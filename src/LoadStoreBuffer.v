==> flow/design.v <==
module LoadStoreBuffer #(
    parameter LSB_SIZE_BIT = 3
) (
    input wire clk_in,   
    input wire rst_in,   
    input wire rdy_in,   
    input  wire                        inst_valid,
    input  wire [4 - 1 : 0] inst_type,
    input  wire [                31:0] inst_r1,
    input  wire [                31:0] inst_r2,
    input  wire [5 - 1:0] inst_dep1,
    input  wire [5 - 1:0] inst_dep2,
    input  wire                        inst_has_dep1,
    input  wire                        inst_has_dep2,
    input  wire [                11:0] inst_offset,
    input  wire [5 - 1:0] inst_rob_id,
    output reg                         full,
    output wire        cache_valid,
    output reg         cache_wr,
    output reg  [ 2:0] cache_size,
    output reg  [31:0] cache_addr,
    output reg  [31:0] cache_value,
    input  wire        cache_ready,
    input  wire [31:0] cache_res,
    input wire                          rob_empty,
    input wire [5 - 1 : 0] rob_id_head,
    input wire                          rs_ready,
    input wire [5 - 1 : 0] rs_rob_id,
    input wire [                  31:0] rs_value,
    output wire                         lsb_ready,
    output wire [5- 1 : 0] lsb_rob_id,
    output wire [                 31:0] lsb_value
);
    localparam LSB_SIZE = 1 << LSB_SIZE_BIT;
    reg  [  LSB_SIZE_BIT - 1:0] head;
    reg  [  LSB_SIZE_BIT - 1:0] tail;
    reg  [    LSB_SIZE_BIT : 0] size;
    reg                         busy     [0 : LSB_SIZE - 1];
    reg  [5 - 1:0] rob_id   [0 : LSB_SIZE - 1];
    reg  [  4 - 1:0] work_type[0 : LSB_SIZE - 1];
    reg  [                31:0] r1       [0 : LSB_SIZE - 1];
    reg  [                31:0] r2       [0 : LSB_SIZE - 1];
    reg  [5 - 1:0] dep1     [0 : LSB_SIZE - 1];
    reg  [5 - 1:0] dep2     [0 : LSB_SIZE - 1];
    reg                         has_dep1 [0 : LSB_SIZE - 1];
    reg                         has_dep2 [0 : LSB_SIZE - 1];
    reg  [                11:0] offset   [0 : LSB_SIZE - 1];
    wire                        pop_able;
    assign pop_able = cache_ready;
    reg work;
    wire [LSB_SIZE_BIT - 1 : 0] k = work ? head + 1 : head;
    wire [31:0] need_addr = r1[k] + {{20{offset[k][11]}}, offset[k]};
    wire need_confirm = work_type[k][3] || (need_addr[17:16] == 2'b11);
    wire shot_able = busy[k] && !has_dep1[k] && !has_dep2[k] && (!need_confirm || (!rob_empty && rob_id[k] == rob_id_head));
    wire shot_this_cycle = shot_able && (!work || cache_ready);
    assign cache_valid = work;
    wire [LSB_SIZE_BIT : 0] next_size = (inst_valid && !pop_able) ? size + 1 : (!inst_valid && pop_able) ? size - 1 : size;
    wire next_full = next_size == LSB_SIZE || next_size + 1 == LSB_SIZE;
    integer i;
    always @(posedge clk_in) begin
        if (rst_in) begin
            head <= 0;
            tail <= 0;
            size <= 0;
            full <= 0;
            work <= 0;
            for (i = 0; i < LSB_SIZE; i = i + 1) begin : RESET
                busy[i] <= 0;
                rob_id[i] <= 0;
                work_type[i] <= 0;
                r1[i] <= 0;
                r2[i] <= 0;
                has_dep1[i] <= 0;
                has_dep2[i] <= 0;
                dep1[i] <= 0;
                dep2[i] <= 0;
                offset[i] <= 0;
            end
        end
        else if (rdy_in) begin
            size <= next_size;
            full <= next_full;
            if (shot_this_cycle) begin
                work <= 1;
                cache_wr <= work_type[k][3];
                cache_addr <= need_addr;
                cache_size <= work_type[k][2:0];
                cache_value <= r2[k];
            end
            else if (work && cache_ready) begin
                work <= 0;
            end
            if (inst_valid) begin
                tail <= tail + 1;
                busy[tail] <= 1;
                rob_id[tail] <= inst_rob_id;
                work_type[tail] <= inst_type;
                r1[tail] <= !inst_has_dep1 ? inst_r1 : rs_ready && inst_dep1 == rs_rob_id ? rs_value : lsb_ready && inst_dep1 == lsb_rob_id ? lsb_value : 32'b0;
                r2[tail] <= !inst_has_dep2 ? inst_r2 : rs_ready && inst_dep2 == rs_rob_id ? rs_value : lsb_ready && inst_dep2 == lsb_rob_id ? lsb_value : 32'b0;
                dep1[tail] <= inst_dep1;
                dep2[tail] <= inst_dep2;
                has_dep1[tail] <= inst_has_dep1 && !(rs_ready && inst_dep1 == rs_rob_id) && !(lsb_ready && inst_dep1 == lsb_rob_id);
                has_dep2[tail] <= inst_has_dep2 && !(rs_ready && inst_dep2 == rs_rob_id) && !(lsb_ready && inst_dep2 == lsb_rob_id);
                offset[tail] <= inst_offset;
            end
            if (pop_able) begin
                head <= head + 1;
                busy[head] <= 0;
            end
            for (i = 0; i < LSB_SIZE; i = i + 1) begin : UPDATE
                if (busy[i]) begin
                    if (rs_ready && has_dep1[i] && (rs_rob_id == dep1[i])) begin
                        r1[i] <= rs_value;
                        has_dep1[i] <= 0;
                    end
                    if (rs_ready && has_dep2[i] && (rs_rob_id == dep2[i])) begin
                        r2[i] <= rs_value;
                        has_dep2[i] <= 0;
                    end
                    if (lsb_ready && has_dep1[i] && (lsb_rob_id == dep1[i])) begin
                        r1[i] <= lsb_value;
                        has_dep1[i] <= 0;
                    end
                    if (lsb_ready && has_dep2[i] && (lsb_rob_id == dep2[i])) begin
                        r2[i] <= lsb_value;
                        has_dep2[i] <= 0;
                    end
                end
            end
        end
    end
    assign lsb_ready  = cache_ready;
    assign lsb_rob_id = rob_id[head];
    assign lsb_value  = cache_res;
endmodule
# From RTL to reports: LoadStoreBuffer
# The steps from the RTL of LoadStoreBuffer to its reports follow in flow order.
# Line numbers count from 1 in the design file above.
# Cell names lack the library's common part.
setup:
  top: "LoadStoreBuffer"
  clock_port: "clk_in"
  library: "sky130hd"
  pvt_corner: "tt_025C_1v80"

# Word-level counts
# Yosys after proc, flatten, opt, wreduce and memory -nomap, before mapping. Print and check cells are not counted.
# Yosys's memory passes give these memory sizes; they may raise the number of words (mostly to a power of two), join words into wider ones and drop unused or constant bits.
bits:
  inputBits: 178
  reg_bits: 48
  n_memories: 10
  output_inout_bits: 108
  ram_bits: 784
mem_list:
  columns: ["name", "size", "word_bits", "line_no", "source"]
  rows:
  - ["r1", 8, 32, 41, "reg  [                31:0] r1       [0 : LSB_SIZE - 1];"]
  - ["r2", 8, 32, 42, "reg  [                31:0] r2       [0 : LSB_SIZE - 1];"]
  - ["offset", 8, 12, 47, "reg  [                11:0] offset   [0 : LSB_SIZE - 1];"]
  - ["dep1", 8, 5, 43, "reg  [5 - 1:0] dep1     [0 : LSB_SIZE - 1];"]
  - ["dep2", 8, 5, 44, "reg  [5 - 1:0] dep2     [0 : LSB_SIZE - 1];"]
  - ["rob_id", 8, 5, 39, "reg  [5 - 1:0] rob_id   [0 : LSB_SIZE - 1];"]
# Memories not listed: 4.
op_classes:
  bitwise: 189
  addsub: 6
  equal: 88
  n_reduce_logical: 100
  muxes: 353
op_table:
  columns: ["operator", "n"]
  rows:
  - ["two-way mux 32 bit", 162]
  - ["== test 5 bit", 37]
  - ["two-way mux 1 bit", 165]
  - ["== test 3 bit with constant B", 48]
  - ["bitwise AND 1 bit", 96]
  - ["logical AND 1 bit", 80]
  - ["inverter 1 bit", 49]
  - ["two-way mux 5 bit", 9]
  - ["bitwise OR 1 bit", 44]
  - ["two-way mux 12 bit", 3]
  - ["adder 32 bit", 1]
  - ["two-way mux 3 bit", 9]
  - ["two-way mux 4 bit", 5]
  - ["zero test 1 bit", 11]
  - ["AND reduction 2 bit", 3]
  - ["adder 3 x 1 -> 3 bit with constant B", 2]
  - ["adder 4 x 1 -> 5 bit with constant B", 1]
  - ["== test 5 x 4 -> 1 bit with constant B", 1]
  - ["logical OR 1 bit", 4]
  - ["adder 4 x 1 -> 4 bit with constant B", 1]
  - ["subtractor 4 x 1 -> 4 bit with constant B", 1]
  - ["== test 4 bit with constant B", 1]
  - ["AND reduction 3 bit", 1]
  - ["== test 2 bit with constant B", 1]
  - ["nonzero test 2 bit", 1]

# Depth
# Yosys ltp: most cells in a row. Word level: on the elaborated netlist, between registers, memories and ports. Mapped: between sequential cells and ports; inverters and the memories' decode and read muxes count.
depth:
  ltp_word: 20
  ABC_AREA: 0
  mapped_depth: 19
  ltp_nobuf: 15

# Mapped cells and area
# Yosys stat after the flow's synthesis: flattened, memories mapped to cells. It holds for the ABC_AREA given above (unset counts as 0); a run with the other value may have another netlist.
by_type:
  columns: ["cell_type", "n"]
  rows:
  - ["edfxtp_1", 844]
  - ["mux2i_1", 569]
  - ["mux4_2", 170]
  - ["and3_1", 370]
  - ["a21oi_1", 442]
  - ["mux2_2", 171]
  - ["and2_1", 260]
  - ["clkbuf_1", 321]
  - ["xnor2_1", 97]
  - ["xor2_1", 75]
  - ["nand2_1", 171]
  - ["nor2_1", 139]
  - ["ha_1", 40]
  - ["dfxtp_1", 23]
  - ["buf_4", 54]
  - ["a221o_1", 33]
  - ["buf_2", 64]
  - ["nor3_1", 62]
# Not listed: further types 71, cells in them 581.
mapped:
  seqArea_um2: 25804.7
  flip_flops: 867
  n_buf: 481
  mapped_cells: 4486
  area_um2: 53197.3

# Path before layout
# Source: OpenSTA report_checks on the synthesized netlist (no wires, ideal clock, input and output delay 20% of the period each), path of least setup slack; recovery checks are left aside. Register names are those of the netlist, which keeps one name where synthesis merged equal registers.
synth_timing:
  path_kind: "reg2reg"
  start: "reg work"
  end: "reg cache_addr[0]"
  setup_time_ps: 598
  t_required_ps: 14202
  path_delay_ps: 11045
  path_slack_ps: 3755
  t_arrival_ps: 10447
  t_first_pin_ps: 0
  path_stages: 20
  clock_period_ps: 14800
  synth_period_reached_ps: 11045
# "path_delay_ps" is the arrival time less input delay plus setup time.
# "path_stages" counts driving pins, that of a launching flip-flop among them; a cell with two outputs on the path counts twice.
# "synth_period_reached_ps" = period - worst setup slack (recovery checks aside). The figure is calculated, with input and output delays left at 20% of the set period.
# The rows between start and end are the longest chain of elaborated cells between them; the timing report does not say that the signal goes this way. Where chains are equally long, one stands for them.
# A line is the first line of the expression or statement that the cell stems from. Yosys adds cells for indexed reads and writes and turns some case tables into memories.
# The chain passes a memory read, where the word-level depth is cut; so it can be longer than that depth.
# At most two assigning lines are given for a register; there are more.
synth_between:
  cell_sequence: "dfxtp_1 -> clkbuf_1 -> mux2i_1 -> clkbuf_1 -> buf_1 -> clkbuf_1 -> buf_1 -> mux4_2 -> mux2_2 -> ha_1 -> fa_1 -> a211oi_1 -> o21ai_0 -> a21oi_1 -> o21ai_0 -> a31oi_1 -> xnor2_1 -> a21o_1 -> a2111oi_0 -> a21boi_0"
  elab_chain_len: 10
  cone_cells: 24
  lines_between: 12
  cone_classes: "1 x add/sub; 2 x eq/ne; 1 x mux; 13 x reduce/logical; 7 x memory"
synth_lines:
  columns: ["element", "line_no", "source"]
  rows:
  - ["start: declaration", 50, "reg work;"]
  - ["start: assignment", 66, "work <= 0;"]
  - ["start: assignment", 84, "work <= 1;"]
  - ["two-way mux 3 bit", 51, "wire [LSB_SIZE_BIT - 1 : 0] k = work ? head + 1 : head;"]
  - ["memory read (8 x 32 bit)", 41, "reg  [                31:0] r1       [0 : LSB_SIZE - 1];"]
  - ["adder 32 bit", 52, "wire [31:0] need_addr = r1[k] + {{20{offset[k][11]}}, offset[k]};"]
  - ["== test 2 bit", 53, "wire need_confirm = work_type[k][3] || (need_addr[17:16] == 2'b11);"]
  - ["logical OR 1 bit", 53, null]
  - ["zero test 1 bit", 54, "wire shot_able = busy[k] && !has_dep1[k] && !has_dep2[k] && (!need_confirm || (!rob_empty && rob_id[k] == rob_ ..."]
  - ["logical OR 1 bit", 54, null]
  - ["logical AND 1 bit", 54, null]
  - ["logical AND 1 bit", 55, "wire shot_this_cycle = shot_able && (!work || cache_ready);"]
  - ["AND reduction 3 bit", null, null]
  - ["end: assignment", 86, "cache_addr <= need_addr;"]
  - ["end: declaration", 21, "output reg  [31:0] cache_addr,"]
# Some nets on the timed path still bear RTL names; the line given drives or declares the net.
synth_named_nets:
  columns: ["net", "line_no"]
  rows:
  - ["need_addr[16]", 52]

# Path in the finished layout
# Path of least setup slack in the final report of run 1 (OpenROAD, finished layout, wires in). Where an end is a register, its clock arrival counts in the times.
# The report prints the path's times to 10 ps; the period is as set.
layout_timing:
  path_kind: "reg2reg"
  start: "reg head[0]"
  end: "reg cache_value[3]"
  path_stages: 18
  t_required_ps: 18160
  clock_period_ps: 17800
  t_arrival_ps: 9470
  t_first_pin_ps: 750
  path_slack_ps: 8690
  setup_time_ps: 360
# The rows between start and end are the longest chain of elaborated cells between them; the timing report does not say that the signal goes this way. Where chains are equally long, one stands for them.
# The chain passes a memory read, where the word-level depth is cut; so it can be longer than that depth.
layout_between:
  cell_sequence: "dfxtp_1 -> ha_1 -> mux2i_4 -> buf_4 -> buf_4 -> mux4_2 -> mux2_2 -> ha_1 -> a2111oi_0 -> o21ai_0 -> a41oi_1 -> o31a_1 -> xnor2_1 -> a21o_1 -> a2111oi_0 -> a21boi_4 -> buf_4 -> buf_4"
  elab_chain_len: 11
  cone_cells: 23
  cone_classes: "2 x add/sub; 2 x eq/ne; 1 x mux; 11 x reduce/logical; 7 x memory"
layout_lines:
  columns: ["element", "line_no", "source"]
  rows:
  - ["start: declaration", 35, "reg  [  LSB_SIZE_BIT - 1:0] head;"]
  - ["start: assignment", 62, "head <= 0;"]
  - ["start: assignment", 107, "head <= head + 1;"]
  - ["adder 3 x 1 -> 3 bit", 51, "wire [LSB_SIZE_BIT - 1 : 0] k = work ? head + 1 : head;"]
  - ["two-way mux 3 bit", 51, null]
  - ["memory read (8 x 32 bit)", 41, "reg  [                31:0] r1       [0 : LSB_SIZE - 1];"]
  - ["adder 32 bit", 52, "wire [31:0] need_addr = r1[k] + {{20{offset[k][11]}}, offset[k]};"]
  - ["== test 2 bit", 53, "wire need_confirm = work_type[k][3] || (need_addr[17:16] == 2'b11);"]
  - ["logical OR 1 bit", 53, null]
  - ["zero test 1 bit", 54, "wire shot_able = busy[k] && !has_dep1[k] && !has_dep2[k] && (!need_confirm || (!rob_empty && rob_id[k] == rob_ ..."]
  - ["logical OR 1 bit", 54, null]
  - ["logical AND 1 bit", 54, null]
  - ["logical AND 1 bit", 55, "wire shot_this_cycle = shot_able && (!work || cache_ready);"]
  - ["AND reduction 3 bit", null, null]
  - ["end: declaration", 22, "output reg  [31:0] cache_value,"]
# Some nets on the timed path still bear RTL names; the line given drives or declares the net.
layout_named_nets:
  columns: ["net", "line_no"]
  rows:
  - ["need_addr[17]", 52]

# Flow runs of LoadStoreBuffer

Design LoadStoreBuffer on sky130hd. What follows are 2 stored runs of the flow, each under its own settings; their order means nothing. The constraints put input and output delay at 20% of the set period each and load the outputs with 0.01 pF.
"critical_path_time_ps": the worst setup path's part of the clock period (all of it between registers, 20% less for each end at a port) less its slack. A launch clock that arrives late makes it longer, a capture clock that arrives late makes it shorter.
"fin_power_uw" is the tool's figure for a default switching activity; nothing was simulated.
"critical_path_time_ps" is given in steps of 10 ps.

--- run 1 ---
==> flow/run.sh <==
#!/bin/bash
# the make line also repeats the synthesis and layout settings of config.mk as NAME=value (left out here)
make -C /OpenROAD-flow-scripts/flow DESIGN_CONFIG=/design/flow/config.mk WORK_HOME=/design/flow/orfs CLKGATE_MAP_FILE= finish
==> flow/config.mk <==
export PLATFORM = sky130hd
export DESIGN_NAME = LoadStoreBuffer
export DESIGN_NICKNAME = LoadStoreBuffer
export VERILOG_FILES = /design/flow/design.v
export SDC_FILE = /design/flow/constraint.sdc
export NUM_CORES = 4
export LEC_CHECK = 0
export ABC_AREA = 0
export CAP_MARGIN = 20
export CELL_PAD_IN_SITES_GLOBAL_PLACEMENT = 1
export CORE_ASPECT_RATIO = 0.97
export CORE_MARGIN = 9
export CORE_UTILIZATION = 38
export CTS_CLUSTER_DIAMETER = 373
export CTS_CLUSTER_SIZE = 16
export MIN_ROUTING_LAYER = met2
export PLACE_DENSITY_LB_ADDON = 0.04
export SLEW_MARGIN = 20
==> flow/constraint.sdc <==
create_clock -name core_clock -period 17.8 [get_ports {clk_in}]
set_input_delay 3.5600 -clock core_clock [delete_from_list [all_inputs] [get_ports {clk_in}]]
set_output_delay 3.5600 -clock core_clock [all_outputs]
set_load 0.01 [all_outputs]

==> results, as YAML <==
results:
  yosys.chip_area_um2: 53197.3
  total_die_area_um2: 153788.0
  finish.stdcell_area_um2: 59408.2
  ws_setup_ps: 8690
  hold_ws_ps: 565
  fin_power_uw: 4615
  critical_path_time_ps: 9110
  critical_path_type: "reg2reg"

--- run 2 ---
==> flow/run.sh <==
#!/bin/bash
# the make line also repeats the synthesis and layout settings of config.mk as NAME=value (left out here)
make -C /OpenROAD-flow-scripts/flow DESIGN_CONFIG=/design/flow/config.mk WORK_HOME=/design/flow/orfs CLKGATE_MAP_FILE= finish
==> flow/config.mk <==
export PLATFORM = sky130hd
export DESIGN_NAME = LoadStoreBuffer
export DESIGN_NICKNAME = LoadStoreBuffer
export VERILOG_FILES = /design/flow/design.v
export SDC_FILE = /design/flow/constraint.sdc
export NUM_CORES = 4
export LEC_CHECK = 0
export CAP_MARGIN = 20
export CORE_MARGIN = 2
export CORE_UTILIZATION = 40
export SLEW_MARGIN = 20
==> flow/constraint.sdc <==
create_clock -name core_clock -period 22.6 [get_ports {clk_in}]
set_input_delay 4.5200 -clock core_clock [delete_from_list [all_inputs] [get_ports {clk_in}]]
set_output_delay 4.5200 -clock core_clock [all_outputs]
set_load 0.01 [all_outputs]

==> results, as YAML <==
results:
  yosys.chip_area_um2: 53197.3
  total_die_area_um2: 135925.0
  finish.stdcell_area_um2: 60656.9
  ws_setup_ps: 11694
  hold_ws_ps: 526
  fin_power_uw: 4094
  critical_path_time_ps: 1870
  critical_path_type: "in2out"
