==> flow/design.v <==
module RegisterFile (
    input wire clk_in,   
    input wire rst_in,   
    input wire rdy_in,   
    input wire rob_clear,
    input wire [4:0] set_reg_id,
    input wire [31:0] set_val,
    input wire [5 - 1:0] set_reg_on_rob_id,
    input wire [                 4:0] set_dep_reg_id,
    input wire [5 - 1:0] set_dep_rob_id,
    input  wire [                 4:0] get_id1,
    output wire [                31:0] get_val1,
    output wire                        get_has_dep1,
    output wire [5 - 1:0] get_dep1,
    input  wire [                 4:0] get_id2,
    output wire [                31:0] get_val2,
    output wire                        get_has_dep2,
    output wire [5 - 1:0] get_dep2,
    output wire [5 - 1 : 0] get_rob_id1,
    input  wire                          rob_value1_ready,
    input  wire [                  31:0] rob_value1,
    output wire [5 - 1 : 0] get_rob_id2,
    input  wire                          rob_value2_ready,
    input  wire [                  31:0] rob_value2
);
    reg [31:0] regs[0:31];
    reg [5 - 1:0] dep[0:31];
    reg has_dep[0:31];
    wire hd1 = has_dep[get_id1] || set_dep_reg_id && set_dep_reg_id == get_id1;
    wire hd2 = has_dep[get_id2] || set_dep_reg_id && set_dep_reg_id == get_id2;
    assign get_val1 = hd1 ? rob_value1 : regs[get_id1];
    assign get_val2 = hd2 ? rob_value2 : regs[get_id2];
    assign get_has_dep1 = hd1 && !rob_value1_ready;
    assign get_has_dep2 = hd2 && !rob_value2_ready;
    assign get_dep1 = set_dep_reg_id == get_id1 ? set_dep_rob_id : dep[get_id1];
    assign get_dep2 = set_dep_reg_id == get_id2 ? set_dep_rob_id : dep[get_id2];
    assign get_rob_id1 = get_dep1;
    assign get_rob_id2 = get_dep2;
    always @(posedge clk_in) begin : MainBlock
        integer i;
        if (rst_in) begin
            for (i = 0; i < 32; i = i + 1) begin
                regs[i] <= 0;
                dep[i] <= 0;
                has_dep[i] <= 0;
            end
        end
        else if (!rdy_in) begin
        end
        else if (rob_clear) begin
            for (i = 0; i < 32; i = i + 1) begin
                dep[i] <= 0;
                has_dep[i] <= 0;
            end
        end
        else begin
            if (set_reg_id) begin
                regs[set_reg_id] <= set_val;
                if (set_dep_reg_id != set_reg_id && set_reg_on_rob_id == dep[set_reg_id]) begin
                    has_dep[set_reg_id] <= 0;
                    dep[set_reg_id] <= 0;
                end
            end
            if (set_dep_reg_id) begin
                dep[set_dep_reg_id] <= set_dep_rob_id;
                has_dep[set_dep_reg_id] <= 1;
            end
        end
    end
endmodule
---- Tool chain data of RegisterFile ----
Tool output for the design above, in the order of the flow.
Line numbers count from 1 in the design file above.
Operators: Yosys type, input widths -> output width; for muxes data width and select width s.
Cell names lack the library's common part.
Not given: n/a
set-up
  top module .............................. RegisterFile
  clock port .............................. clk_in
  standard-cell library ................... sky130hd
  library corner .......................... tt_025C_1v80

---- After elaboration ----
Source: Yosys, flattened and elaborated, memories not mapped. Widths are those after wreduce; folded enables and synchronous resets count as part of the registers. Registers that Yosys merges into a memory's read port (data or address) are not register bits. Print and check cells do not count.
Memory sizes are those after Yosys's memory passes, which may raise the word count (mostly to a power of two), join words into wider ones and drop unused or constant bits.
storage and ports
  memory bits (writable) .................. 1216
  elaborated cells ........................ 76
  register bits after elaboration ......... 0
  output and inout bits ................... 86
  memories ................................ 3
  input port bits ......................... 132
memory list
  name     depth  bits a word  RTL line  source
  regs     32     32           26        reg [31:0] regs[0:31];
  dep      32     5            27        reg [5 - 1:0] dep[0:31];
  has_dep  32     1            28        reg has_dep[0:31];
operators by class
  reductions and logical operators ........ 11
  bitwise logic cells ..................... 8
  mux-type cells .......................... 50
  equal/unequal tests ..................... 4
operators by type and width
  operator           number
  $mux 32            6
  $mux 5             20
  $mux 40            1
  $mux 20            1
  $mux 1             18
  $eq 5x5->1         3
  $logic_and 5x1->1  2
  $reduce_bool 5->1  2
  $mux 10            1
  $or 1x1->1         8
  $mux 8             1
  $ne 5x5->1         1
  $mux 4             1
  $logic_and 1x1->1  3
  $logic_or 1x1->1   2
  $logic_not 1->1    2
  $mux 2             1

---- Depth ----
Yosys ltp: most cells in a row. Word level: on the elaborated netlist, between registers, memories and ports. Mapped: between sequential cells and ports; inverters and the memories' decode and read muxes count.
depth
  depth after elaboration ................. 7
  ABC_AREA ................................ 0
  gate-level depth with buffers ........... 13
  depth with buffers taken out ............ 7

---- After synthesis ----
Yosys stat after the flow's synthesis: flattened, memories mapped to cells. It holds for the ABC_AREA given above (unset counts as 0); a run with the other value may have another netlist.
cell types
  cell      number  total area (sq um)
  edfxtp_1  1184    3.56E+04
  mux4_2    760     1.71E+04
  and2_1    1152    7.21E+03
  mux2i_1   156     1.56E+03
  clkbuf_1  360     1.35E+03
  dfxtp_1   32      640.614
  nand2_1   136     510.49
  o22ai_1   66      412.896
  o21ai_0   66      330.317
  nor2_1    83      311.549
  buf_1     67      251.491
  nor4_1    35      218.96
  or2_2     32      200.192
  or3_1     28      175.168
  buf_2     19      95.091
  buf_6     7       78.826
  xor2_1    9       78.826
  a21oi_1   15      75.072
Other cell types: 25; their cells: 86.
synthesis totals
  mapped cells ............................ 4293
  mapped flip-flops ....................... 1216
  buffer cells ............................ 463
  area of sequential cells ................ 36194.7 sq um
  cell area after synthesis ............... 66834.1 sq um

---- Path before layout ----
OpenSTA on the mapped netlist: ideal clock, no wires. The path of least setup slack (recovery checks aside). Input and output delay are each 20% of the period. Register names are those of the netlist, which keeps one name where synthesis merged equal registers.
timing post-synthesis
  kind .................................... input -> output
  from .................................... in get_id2[0]
  to ...................................... out get_rob_id2[0]
  arrival ................................. 4.008 ns
  path delay .............................. 2.848 ns
  external output delay ................... 1.160 ns
  stages on the path ...................... 9
  input delay ............................. 1.160 ns
  setup slack ............................. 0.632 ns
  buffers on the path ..................... 5
  period .................................. 5.8 ns
  data required time ...................... 4.640 ns
  time at the first pin ................... 1.160 ns
  period reached after synthesis .......... 5.168 ns
"path delay" is the arrival time less input delay plus setup time.
A path that ends at an output port has no setup time.
"stages on the path": output pins that drive a net of the path, with the launching flip-flop's if there is one; two outputs of one cell count as two.
"period reached after synthesis" = period - worst setup slack (recovery checks aside). The figure is calculated, with input and output delays left at 20% of the set period.
Between the ends stands the longest chain of elaborated cells between them, by number of cells; it is not shown to be the way that was timed. Of several equally long chains one is given.
Each line given opens the expression or statement behind the cell; cells for indexed reads and writes are added by Yosys, which also makes memories of some case tables.
The chain passes a memory read, where the word-level depth is cut; so it can be longer than that depth.
between the ends, post-synthesis
  cells stage by stage .................... buf_2 > clkbuf_1 > buf_2 > buf_1 > mux4_2 > mux4_2 > mux2i_1 > a21oi_1 > buf_4
  cells in the longest elaborated chain ... 2
  elaborated cells between the ends (all ways) .. 3
  those cells by class .................... eq/ne: 1; mux: 1; memory: 1
ends and longest elaborated chain, post-synthesis
  what          RTL line  source
  from (decl)   15        input  wire [                 4:0] get_id2,
  $mem_v2 32x5  27        reg [5 - 1:0] dep[0:31];
  $mux 5        36        assign get_dep2 = set_dep_reg_id == get_id2 ? set_dep_rob_id : dep[get_id2];
  to (decl)     22        output wire [5 - 1 : 0] get_rob_id2,
Some nets on the timed path still bear RTL names; the line given drives or declares the net.
named nets, post-synthesis
  signal       RTL line
  get_dep2[0]  36

---- Path in the finished layout ----
From the final timing report of entry A: the path of least setup slack in the routed layout; clock arrival at registers is part of the times.
timing after layout
  kind .................................... input -> output
  from .................................... in get_id2[1]
  to ...................................... out get_val2[13]
  external output delay ................... 0.87 ns
  input delay ............................. 0.87 ns
  time at the first pin ................... 0.87 ns
  stages on the path ...................... 9
  arrival ................................. 3.49 ns
  period .................................. 4.36 ns
  setup slack ............................. 0.00 ns
  buffers on the path ..................... 5
  data required time ...................... 3.49 ns
Between the ends stands the longest chain of elaborated cells between them, by number of cells; it is not shown to be the way that was timed. Of several equally long chains one is given.
between the ends, after layout
  cells stage by stage .................... buf_8 > buf_16 > buf_4 > buf_4 > mux4_2 > mux4_2 > mux2i_1 > o21ai_0 > clkdlybuf4s50_1
  cells in the longest elaborated chain ... 4
  elaborated cells between the ends (all ways) .. 6
  those cells by class .................... eq/ne: 1; mux: 1; reduce/logical: 2; memory: 2
ends and longest elaborated chain, after layout
  what               RTL line  source
  from (decl)        15        input  wire [                 4:0] get_id2,
  $eq 5x5->1         30        wire hd2 = has_dep[get_id2] || set_dep_reg_id && set_dep_reg_id == get_id2;
  $logic_and 5x1->1  30
  $logic_or 1x1->1   30
  $mux 32            32        assign get_val2 = hd2 ? rob_value2 : regs[get_id2];
  to (decl)          16        output wire [                31:0] get_val2,

## Implementation results

Stored flow runs of RegisterFile (2 of them; Yosys, OpenROAD, sky130hd). They differ in their settings and are not a sequence. Constraints: input delay and output delay 20% of the set period each, output load 0.01 pF.

Flow files of entry A
==> flow/run.sh <==
#!/bin/bash
# the make line also repeats the synthesis and layout settings of config.mk as NAME=value (left out here)
make -C /OpenROAD-flow-scripts/flow DESIGN_CONFIG=/design/flow/config.mk WORK_HOME=/design/flow/orfs CLKGATE_MAP_FILE= finish
==> flow/config.mk <==
export PLATFORM = sky130hd
export DESIGN_NAME = RegisterFile
export DESIGN_NICKNAME = RegisterFile
export VERILOG_FILES = /design/flow/design.v
export SDC_FILE = /design/flow/constraint.sdc
export NUM_CORES = 4
export LEC_CHECK = 0
export CAP_MARGIN = 10
export CELL_PAD_IN_SITES_DETAIL_PLACEMENT = 1
export CELL_PAD_IN_SITES_GLOBAL_PLACEMENT = 2
export CORE_MARGIN = 2
export CORE_UTILIZATION = 27
export CTS_CLUSTER_DIAMETER = 167
export CTS_CLUSTER_SIZE = 100
export PLACE_DENSITY = 0.43
export SLEW_MARGIN = 30
export TNS_END_PERCENT = 25
==> flow/constraint.sdc <==
create_clock -name core_clock -period 4.36 [get_ports {clk_in}]
set_input_delay 0.8720 -clock core_clock [delete_from_list [all_inputs] [get_ports {clk_in}]]
set_output_delay 0.8720 -clock core_clock [all_outputs]
set_load 0.01 [all_outputs]

report of entry A
yosys chip area after synthesis (um^2): 66834.1
finish__design__die__area: 251527.0
finish__design__instance__area__stdcell: 78839.4
finish__timing__setup__ws: -0.004
finish__timing__setup__tns: -0.004
finish__timing__hold__ws: 0.499

Flow files of entry B
==> flow/run.sh <==
#!/bin/bash
# the make line also repeats the synthesis and layout settings of config.mk as NAME=value (left out here)
make -C /OpenROAD-flow-scripts/flow DESIGN_CONFIG=/design/flow/config.mk WORK_HOME=/design/flow/orfs CLKGATE_MAP_FILE= finish
==> flow/config.mk <==
export PLATFORM = sky130hd
export DESIGN_NAME = RegisterFile
export DESIGN_NICKNAME = RegisterFile
export VERILOG_FILES = /design/flow/design.v
export SDC_FILE = /design/flow/constraint.sdc
export NUM_CORES = 4
export LEC_CHECK = 0
export CAP_MARGIN = 20
export CORE_MARGIN = 2
export CORE_UTILIZATION = 40
export SLEW_MARGIN = 20
==> flow/constraint.sdc <==
create_clock -name core_clock -period 9.03 [get_ports {clk_in}]
set_input_delay 1.8060 -clock core_clock [delete_from_list [all_inputs] [get_ports {clk_in}]]
set_output_delay 1.8060 -clock core_clock [all_outputs]
set_load 0.01 [all_outputs]

report of entry B
yosys chip area after synthesis (um^2): 66834.1
finish__design__die__area: 170371.0
finish__design__instance__area__stdcell: 75529.9
finish__timing__setup__ws: 1.780
finish__timing__setup__tns: 0.000
finish__timing__hold__ws: 0.482
